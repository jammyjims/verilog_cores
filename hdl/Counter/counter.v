==> flow/design.v <==
`timescale 1ns / 1ps
module counter(
    input clk,
    input BTND,
    output [3:0]Led
);
	reg [3:0]Led;
   reg  [31:0]count_int;
   always @(posedge clk)begin
      if (BTND)begin
         count_int <= count_int + 1'd1;
      end else begin
			count_int <= count_int - 1'd1;
		end
	end
	always @ (posedge clk)begin
		Led[3:0] <= count_int[31:28];
	end
endmodule
# From RTL to reports: counter
# Tool output for the design above, in the order of the flow.
# Line numbers count from 1 in the design file above.
# Operators carry their Yosys type and port widths (W data, S select, Z words).
# Cell names lack the library's common part.
# Not given: -
[inputs]
top = "counter"
clock = "clk"
cell_library = "sky130hd"
pvt_corner = "tt_025C_1v80"

# Elaborated design
# Counts by Yosys on the flattened word-level netlist (proc, flatten, opt, wreduce; memories kept). Register bits leave out memories and registers merged into their read ports (data or address); mux counts leave out enables and synchronous resets folded into registers. Print and check cells are left out. Cells with the same type and inputs are merged into one.
[classes]
n_addsub = 2
n_mul = 0
div = 0
cmp = 0
equal = 0
n_shift = 0
muxes = 1
logic = 0
n_reduce_logical = 0
[op_table]
columns = ["operator", "n"]
rows = [
  ["$add A32 B1 Y32 const B", 1],
  ["$sub A32 B1 Y32 const B", 1],
  ["$mux W32", 1],
]
[bits]
reg_bits = 36
latchBits = 0
mem_bits_rw = 0
mem_bits_ro = 0
clocked_rd_ports_x_width = 0
n_memories = 0
output_inout_bits = 4
wordCells = 5

# Logic depth
# Yosys ltp: most cells in a row. Word level: on the elaborated netlist, between registers, memories and ports. Mapped: between sequential cells and ports; inverters and the memories' decode and read muxes count.
[depth]
ltp_word = 2
ABC_AREA = 0
ltp_mapped = 9

# Mapped cells and area
# The flow's flattened synthesis, as Yosys stat reports it; memories are mapped. The netlist is that of the ABC_AREA named above (0 if unset); the other value can give another one.
# The area totals of this step are shown rounded.
[synth_totals]
stdcells = 323
area_um2 = 2720
ffs = 36
buffers = 12
[by_type]
columns = ["type", "n", "area_total_um2"]
rows = [
  ["dfxtp_1", 36, 720.691],
  ["ha_1", 30, 375.36],
  ["a21oi_1", 32, 160.154],
  ["xnor2_1", 17, 148.893],
  ["a21o_1", 14, 105.101],
  ["xor2_1", 10, 87.584],
  ["o21ai_0", 17, 85.082],
  ["o21a_1", 11, 82.579],
  ["nand2_1", 20, 75.072],
  ["nor2_1", 20, 75.072],
  ["nand3_1", 11, 55.053],
  ["inv_1", 11, 41.29],
  ["buf_2", 7, 35.034],
  ["a31oi_1", 5, 31.28],
  ["and3_1", 5, 31.28],
  ["nand4_1", 5, 31.28],
  ["a211oi_1", 4, 30.029],
  ["nor3_1", 6, 30.029],
]
# Not listed: further types 40, cells in them 62.

# Worst setup path after synthesis
# Source: OpenSTA report_checks on the synthesized netlist (no wires, ideal clock, input and output delay 20% of the period each), path of least setup slack; recovery checks are left aside. Register names are those of the netlist, which keeps one name where synthesis merged equal registers.
[synth_path]
path_type = "input -> register"
from = "in BTND"
to = "reg count_int[29]"
period_ns = 4.82
input_delay_ns = 0.964
launch_ns = 0.964
arrival_ns = 3.337
required_time_ns = 4.700
setup_slack_ns = 1.364
path_delay_ns = 2.493
path_stages = 9
path_buffers = 1
period_less_setup_slack_ns = 3.456
# "path_delay_ns" is the arrival time less input delay plus setup time.
# "path_stages": output pins that drive a net of the path, with the launching flip-flop's if there is one; two outputs of one cell count as two.
# "period_less_setup_slack_ns" = period - worst setup slack (recovery checks aside). The figure is calculated, with input and output delays left at 20% of the set period.
# Between the ends stands the longest chain of elaborated cells between them, by number of cells; it is not shown to be the way that was timed. Of several equally long chains one is given.
# Each line given opens the expression or statement behind the cell; cells for indexed reads and writes are added by Yosys, which also makes memories of some case tables.
[synth_between]
path_cell_list = "inv_1 -> ha_1 -> buf_6 -> a211o_1 -> a211oi_2 -> o31ai_2 -> a2111oi_4 -> a21oi_1 -> a211o_1"
elab_chain_cells = 1
cells_between = 1
lines_between = 1
[synth_rtl]
columns = ["item", "line_no", "source"]
rows = [
  ["from (decl)", 4, "input BTND,"],
  ["$mux W32", 10, "if (BTND)begin"],
  ["to (assign)", 11, "count_int <= count_int + 1'd1;"],
  ["to (assign)", 13, "count_int <= count_int - 1'd1;"],
  ["to (decl)", 8, "reg  [31:0]count_int;"],
]

# Top module counter; platform sky130hd; tools Yosys and OpenROAD; 2 stored runs in no particular order. Input and output delays are each 20% of the period that was set; the output load is 0.01 pF.

[[run]]
name = "run A"
[run.settings]
period_ns = 2.27
CORE_UTILIZATION = 52
SETUP_SLACK_MARGIN = -0.05
PLACE_DENSITY = 0.6
CORE_MARGIN = 3
CELL_PAD_IN_SITES_GLOBAL_PLACEMENT = 0
CELL_PAD_IN_SITES_DETAIL_PLACEMENT = 0
TNS_END_PERCENT = 25
ABC_AREA = 0
GPL_TIMING_DRIVEN = 1
CTS_CLUSTER_SIZE = 73
CTS_CLUSTER_DIAMETER = 201
MIN_ROUTING_LAYER = "met2"
CAP_MARGIN = 20
SLEW_MARGIN = 20
[run.results]
outcome = "incomplete, routing halted on GRT-0232"

[[run]]
name = "run B"
[run.settings]
period_ns = 2.85
CORE_UTILIZATION = 41
SETUP_SLACK_MARGIN = -0.03
PLACE_DENSITY_LB_ADDON = 0.04
HOLD_SLACK_MARGIN = -0.01
CORE_ASPECT_RATIO = 0.63
CELL_PAD_IN_SITES_GLOBAL_PLACEMENT = 2
CELL_PAD_IN_SITES_DETAIL_PLACEMENT = 2
CTS_CLUSTER_SIZE = 18
MIN_ROUTING_LAYER = "met2"
CAP_MARGIN = 20
CORE_MARGIN = 2
SLEW_MARGIN = 20
[run.results]
outcome = "incomplete, placement halted on DPL-0033"
